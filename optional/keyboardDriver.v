==> flow/design.v <==
module keyboardDriver (
	input clk, 
	input [3:0] col,
	output reg [3:0] row, 
	output reg [7:0] keyCode
);
reg [1:0]state=2'b00;
reg [1:0]nextState=2'b00;
integer i;
integer cnt=0;
integer DELAY = 10;
integer ticks = 0;
reg [7:0] buff = 8'b00000000;
always@(posedge clk) begin
	if (ticks == DELAY)begin
    state <= nextState;
	 ticks = 0;
	end
	else begin
		ticks = ticks + 1;
	end
end
always@(posedge clk) begin
	case (state)
		2'b00: row <= 4'b1110;
		2'b01: row <= 4'b1101;
		2'b10: row <= 4'b1011;
		2'b11: row <= 4'b0111;
		default: row <= 4'b1110;
	endcase
	 cnt = 0;
	 buff <= {~row[0],~row[1],~row[2],~row[3], ~col[0],~col[1],~col[2],~col[3]};
	 for (i = 0;i<8;i = i+1)begin
		if (buff[i])begin
			cnt = cnt+1;
		end
	 end
	 if (~col != 4'b0000 && cnt == 2)begin
		 keyCode <= {~row[0],~row[1],~row[2],~row[3], ~col[0],~col[1],~col[2],~col[3]};
	 end
end
always @(posedge clk) begin
        case (state)
            2'b00: nextState <= 2'b01;
            2'b01: nextState <= 2'b10;
            2'b10: nextState <= 2'b11;
            2'b11: nextState <= 2'b00;
            default: nextState <= 2'b00;
        endcase
end
endmodule
Tool chain data of keyboardDriver
The steps from the RTL of keyboardDriver to its reports follow in flow order.
Line numbers count from 1 in the design file above.
Cell names lack the library's common part.
{"block": "setup", "top": "keyboardDriver", "clock": "clk", "lib": "sky130hd", "corner": "tt_025C_1v80"}

After elaboration
Source: Yosys, flattened and elaborated, memories not mapped. Widths are those after wreduce; folded enables and synchronous resets count as part of the registers. Registers that Yosys merges into a memory's read port (data or address) are not register bits. Print and check cells do not count. Equal cells are merged and count once.
{"block": "word_totals", "regBits": 56}
{"block": "classes", "add_sub_neg": 8, "eq_ne": 5, "mux": 10, "n_logic": 9, "reduce_and_logical": 3}
{"block": "ops", "cell": "adder 32 x 2 -> 32 bit (second input constant)", "count": 8}
{"block": "ops", "cell": "two-way mux 32 bit", "count": 7}
{"block": "ops", "cell": "equality test 32 x 3 -> 1 bit (second input constant)", "count": 1}
{"block": "ops", "cell": "equality test 32 x 5 -> 1 bit (second input constant)", "count": 1}
{"block": "ops", "cell": "parallel mux 4 bit (select 4 bit)", "count": 1}
{"block": "ops", "cell": "NOT 1 bit", "count": 8}
{"block": "ops", "cell": "parallel mux 2 bit (select 4 bit)", "count": 1}
{"block": "ops", "cell": "equality test 2 bit (second input constant)", "count": 2}
{"block": "ops", "cell": "NOT 4 bit", "count": 1}
{"block": "ops", "cell": "nonzero test 4 bit", "count": 1}
{"block": "ops", "cell": "equality test 2 x 1 -> 1 bit (second input constant)", "count": 1}
{"block": "ops", "cell": "zero test 2 bit", "count": 1}
{"block": "ops", "cell": "logical AND 1 bit", "count": 1}
{"block": "ops", "cell": "two-way mux 1 bit", "count": 1}

Longest topological paths
Yosys ltp: most cells in a row. Word level: on the elaborated netlist, between registers, memories and ports. Mapped: between sequential cells and ports; inverters and the memories' decode and read muxes count.
{"block": "depth", "depth_word": 17, "ABC_AREA": 0, "ltp_mapped": 21}

After synthesis
Yosys stat after the flow's synthesis: flattened, memories mapped to cells. It holds for the ABC_AREA given above (unset counts as 0); a run with the other value may have another netlist.
The area totals of this step are shown rounded.
{"block": "by_type", "cell": "dfxtp_1", "count": 46, "type_area_um2": 920.883}
{"block": "by_type", "cell": "edfxtp_1", "count": 10, "type_area_um2": 300.288}
{"block": "by_type", "cell": "xnor2_1", "count": 31, "type_area_um2": 271.51}
{"block": "by_type", "cell": "ha_1", "count": 14, "type_area_um2": 175.168}
{"block": "by_type", "cell": "nand3_1", "count": 19, "type_area_um2": 95.091}
{"block": "by_type", "cell": "nand2_1", "count": 25, "type_area_um2": 93.84}
{"block": "by_type", "cell": "inv_1", "count": 22, "type_area_um2": 82.579}
{"block": "by_type", "cell": "xor2_1", "count": 9, "type_area_um2": 78.826}
{"block": "by_type", "cell": "nor2_1", "count": 17, "type_area_um2": 63.811}
{"block": "by_type", "cell": "nand4_1", "count": 10, "type_area_um2": 62.56}
{"block": "by_type", "cell": "nor4_1", "count": 7, "type_area_um2": 43.792}
{"block": "by_type", "cell": "and3_1", "count": 5, "type_area_um2": 31.28}
{"block": "by_type", "cell": "or3_1", "count": 4, "type_area_um2": 25.024}
{"block": "by_type", "cell": "xnor3_2", "count": 1, "type_area_um2": 23.773}
{"block": "by_type", "cell": "mux2_2", "count": 2, "type_area_um2": 22.522}
{"block": "by_type", "cell": "o22ai_1", "count": 3, "type_area_um2": 18.768}
{"block": "by_type", "cell": "nor4b_1", "count": 2, "type_area_um2": 17.517}
{"block": "by_type", "cell": "xnor2_2", "count": 1, "type_area_um2": 16.266}
Other cell types: 30; their cells: 37.
{"block": "synth_totals", "cells": 265, "synth_area_um2": 2620, "flip_flops": 56, "n_buf": 5}

Path before layout
Path of least setup slack by OpenSTA after synthesis, without wires, with an ideal clock, recovery checks aside; 20% of the period is set as input and as output delay. Where synthesis merged equal registers, the netlist keeps one of their names.
{"block": "synth_path", "path_type": "register to register", "from": "reg buff[0]", "to": "reg keyCode[0]", "tclk_ns": 5.34, "t_first_pin_ns": 0.000, "arrival_time_ns": 4.194, "slack_ns": 0.815, "path_delay_ns": 4.525, "stages": 22, "period_less_setup_slack_ns": 4.525}
"path_delay_ns" = arrival - input delay + setup time.
"stages": output pins that drive a net of the path, with the launching flip-flop's if there is one; two outputs of one cell count as two.
"period_less_setup_slack_ns" is the clock period less the worst setup slack; recovery checks do not enter. This is arithmetic on one report: input and output delays are still those of the set period (20% each).
The rows between start and end are the longest chain of elaborated cells between them; the timing report does not say that the signal goes this way. Where chains are equally long, one stands for them.
A line is the first line of the expression or statement that the cell stems from. Yosys adds cells for indexed reads and writes and turns some case tables into memories.
{"block": "synth_via", "cell_sequence": "dfxtp_1 inv_1 ha_1 xor2_1 ha_1 nand2_1 nand2_1 ha_1 mux2_2 ha_1 o22ai_1 a31oi_1 ha_1 mux2_2 ha_1 nand2_1 xnor2_1 xnor2_1 o211ai_1 o21ai_0 a21oi_1 o2111a_1", "elab_chain_len": 17, "cells_between": 17}
{"block": "synth_lines", "element": "start, declared", "line": 13, "rtl": "reg [7:0] buff = 8'b00000000;"}
{"block": "synth_lines", "element": "start, assigned", "line": 32, "rtl": "buff <= {~row[0],~row[1],~row[2],~row[3], ~col[0],~col[1],~col[2],~col[3]};"}
{"block": "synth_lines", "element": "two-way mux 1 bit", "line": 34, "rtl": "if (buff[i])begin"}
{"block": "synth_lines", "element": "adder 32 x 2 -> 32 bit", "line": 35, "rtl": "cnt = cnt+1;"}
{"block": "synth_lines", "element": "two-way mux 32 bit", "line": 34}
{"block": "synth_lines", "element": "adder 32 x 2 -> 32 bit", "line": 35}
{"block": "synth_lines", "element": "two-way mux 32 bit", "line": 34}
{"block": "synth_lines", "element": "adder 32 x 2 -> 32 bit", "line": 35}
{"block": "synth_lines", "element": "two-way mux 32 bit", "line": 34}
{"block": "synth_lines", "element": "[3 not listed]"}
{"block": "synth_lines", "element": "two-way mux 32 bit", "line": 34}
{"block": "synth_lines", "element": "adder 32 x 2 -> 32 bit", "line": 35}
{"block": "synth_lines", "element": "two-way mux 32 bit", "line": 34}
{"block": "synth_lines", "element": "adder 32 x 2 -> 32 bit", "line": 35}
{"block": "synth_lines", "element": "two-way mux 32 bit", "line": 34}
{"block": "synth_lines", "element": "equality test 32 x 3 -> 1 bit", "line": 38, "rtl": "if (~col != 4'b0000 && cnt == 2)begin"}
{"block": "synth_lines", "element": "logical AND 1 bit", "line": 38}
{"block": "synth_lines", "element": "end, assigned", "line": 39, "rtl": "keyCode <= {~row[0],~row[1],~row[2],~row[3], ~col[0],~col[1],~col[2],~col[3]};"}
{"block": "synth_lines", "element": "end, declared", "line": 5, "rtl": "output reg [7:0] keyCode"}

Path in the finished layout
From the final timing report of record 1: the path of least setup slack in the routed layout; clock arrival at registers is part of the times.
{"block": "layout_path", "path_type": "register to register", "from": "reg buff[0]", "to": "reg keyCode[1]", "tclk_ns": 4.7, "t_first_pin_ns": 0.30, "arrival_time_ns": 4.58, "slack_ns": 0.12, "stages": 22}
The rows between start and end are the longest chain of elaborated cells between them; the timing report does not say that the signal goes this way. Where chains are equally long, one stands for them.
{"block": "layout_via", "cell_sequence": "dfxtp_2 ha_1 nor2_1 a21oi_1 ha_1 nand2_2 nand2_4 ha_4 mux2_4 ha_4 o22ai_2 a31oi_2 ha_1 mux2_4 ha_4 nand2_4 xnor2_4 xnor2_2 o211ai_1 o21ai_1 a21oi_1 o2111a_2", "elab_chain_len": 17, "cells_between": 17}
{"block": "layout_lines", "element": "start, declared", "line": 13, "rtl": "reg [7:0] buff = 8'b00000000;"}
{"block": "layout_lines", "element": "start, assigned", "line": 32, "rtl": "buff <= {~row[0],~row[1],~row[2],~row[3], ~col[0],~col[1],~col[2],~col[3]};"}
{"block": "layout_lines", "element": "two-way mux 1 bit", "line": 34, "rtl": "if (buff[i])begin"}
{"block": "layout_lines", "element": "adder 32 x 2 -> 32 bit", "line": 35, "rtl": "cnt = cnt+1;"}
{"block": "layout_lines", "element": "two-way mux 32 bit", "line": 34}
{"block": "layout_lines", "element": "adder 32 x 2 -> 32 bit", "line": 35}
{"block": "layout_lines", "element": "two-way mux 32 bit", "line": 34}
{"block": "layout_lines", "element": "adder 32 x 2 -> 32 bit", "line": 35}
{"block": "layout_lines", "element": "two-way mux 32 bit", "line": 34}
{"block": "layout_lines", "element": "[3 not listed]"}
{"block": "layout_lines", "element": "two-way mux 32 bit", "line": 34}
{"block": "layout_lines", "element": "adder 32 x 2 -> 32 bit", "line": 35}
{"block": "layout_lines", "element": "two-way mux 32 bit", "line": 34}
{"block": "layout_lines", "element": "adder 32 x 2 -> 32 bit", "line": 35}
{"block": "layout_lines", "element": "two-way mux 32 bit", "line": 34}
{"block": "layout_lines", "element": "equality test 32 x 3 -> 1 bit", "line": 38, "rtl": "if (~col != 4'b0000 && cnt == 2)begin"}
{"block": "layout_lines", "element": "logical AND 1 bit", "line": 38}
{"block": "layout_lines", "element": "end, assigned", "line": 39, "rtl": "keyCode <= {~row[0],~row[1],~row[2],~row[3], ~col[0],~col[1],~col[2],~col[3]};"}
{"block": "layout_lines", "element": "end, declared", "line": 5, "rtl": "output reg [7:0] keyCode"}

Lab notebook: keyboardDriver

Below are 2 stored runs of the flow (Yosys, OpenROAD; platform sky130hd) on keyboardDriver, each with its settings and what was measured, unordered. Constraints: input delay and output delay 20% of the set period each, output load 0.01 pF.
"achieved_clock_period_ns" = clock period - worst setup slack. The figure is calculated, with input and output delays left at 20% of the set period.
"timing.worst_path_ns" means the part of the period allowed to the worst setup path (the constraints hold back 20% at inputs and 20% at outputs) less its slack; where the path has registers, the arrival times of their clocks count too.
"totalPower_mw" is the tool's figure for a default switching activity; nothing was simulated.
Measured values are rounded.

Record 1
==> flow/run.sh <==
#!/bin/bash
# the make line also repeats the synthesis and layout settings of config.mk as NAME=value (left out here)
make -C /OpenROAD-flow-scripts/flow DESIGN_CONFIG=/design/flow/config.mk WORK_HOME=/design/flow/orfs CLKGATE_MAP_FILE= finish
==> flow/config.mk <==
export PLATFORM = sky130hd
export DESIGN_NAME = keyboardDriver
export DESIGN_NICKNAME = keyboardDriver
export VERILOG_FILES = /design/flow/design.v
export SDC_FILE = /design/flow/constraint.sdc
export NUM_CORES = 4
export LEC_CHECK = 0
export CAP_MARGIN = 20
export CELL_PAD_IN_SITES_DETAIL_PLACEMENT = 0
export CELL_PAD_IN_SITES_GLOBAL_PLACEMENT = 0
export CORE_ASPECT_RATIO = 0.53
export CORE_MARGIN = 2
export CORE_UTILIZATION = 68
export GPL_ROUTABILITY_DRIVEN = 1
export SETUP_SLACK_MARGIN = 0.26
export SLEW_MARGIN = 20
==> flow/constraint.sdc <==
create_clock -name core_clock -period 4.7 [get_ports {clk}]
set_input_delay 0.9400 -clock core_clock [delete_from_list [all_inputs] [get_ports {clk}]]
set_output_delay 0.9400 -clock core_clock [all_outputs]
set_load 0.01 [all_outputs]

==> results of record 1, as JSON <==
{
  "totalPower_mw": 0.969,
  "final_setup_ws_ns": 0.122,
  "hold_ws_ns": 0.412,
  "achieved_clock_period_ns": 4.578,
  "util_frac": 0.847,
  "design.die.area_um2": 4400,
  "timing.setup.tns_ns": 0.000,
  "synthArea_um2": 2620,
  "timing.worst_path_ns": 4.58,
  "path_kind": "register to register"
}

Record 2
==> flow/run.sh <==
#!/bin/bash
# the make line also repeats the synthesis and layout settings of config.mk as NAME=value (left out here)
make -C /OpenROAD-flow-scripts/flow DESIGN_CONFIG=/design/flow/config.mk WORK_HOME=/design/flow/orfs CLKGATE_MAP_FILE= finish
==> flow/config.mk <==
export PLATFORM = sky130hd
export DESIGN_NAME = keyboardDriver
export DESIGN_NICKNAME = keyboardDriver
export VERILOG_FILES = /design/flow/design.v
export SDC_FILE = /design/flow/constraint.sdc
export NUM_CORES = 4
export LEC_CHECK = 0
export CAP_MARGIN = 20
export CELL_PAD_IN_SITES_DETAIL_PLACEMENT = 1
export CELL_PAD_IN_SITES_GLOBAL_PLACEMENT = 1
export CORE_MARGIN = 3
export CORE_UTILIZATION = 38
export GPL_TIMING_DRIVEN = 1
export MIN_ROUTING_LAYER = met2
export PLACE_DENSITY = 0.68
export SETUP_SLACK_MARGIN = 0.0
export SLEW_MARGIN = 15
export TNS_END_PERCENT = 15
==> flow/constraint.sdc <==
create_clock -name core_clock -period 6.11 [get_ports {clk}]
set_input_delay 1.2220 -clock core_clock [delete_from_list [all_inputs] [get_ports {clk}]]
set_output_delay 1.2220 -clock core_clock [all_outputs]
set_load 0.01 [all_outputs]

==> results of record 2, as JSON <==
{
  "achieved_clock_period_ns": 5.048,
  "totalPower_mw": 0.738,
  "final_setup_ws_ns": 1.06,
  "timing.worst_path_ns": 5.05,
  "path_kind": "register to register",
  "timing.setup.tns_ns": 0.000,
  "hold_ws_ns": 0.412,
  "util_frac": 0.456,
  "design.die.area_um2": 7940,
  "synthArea_um2": 2620
}
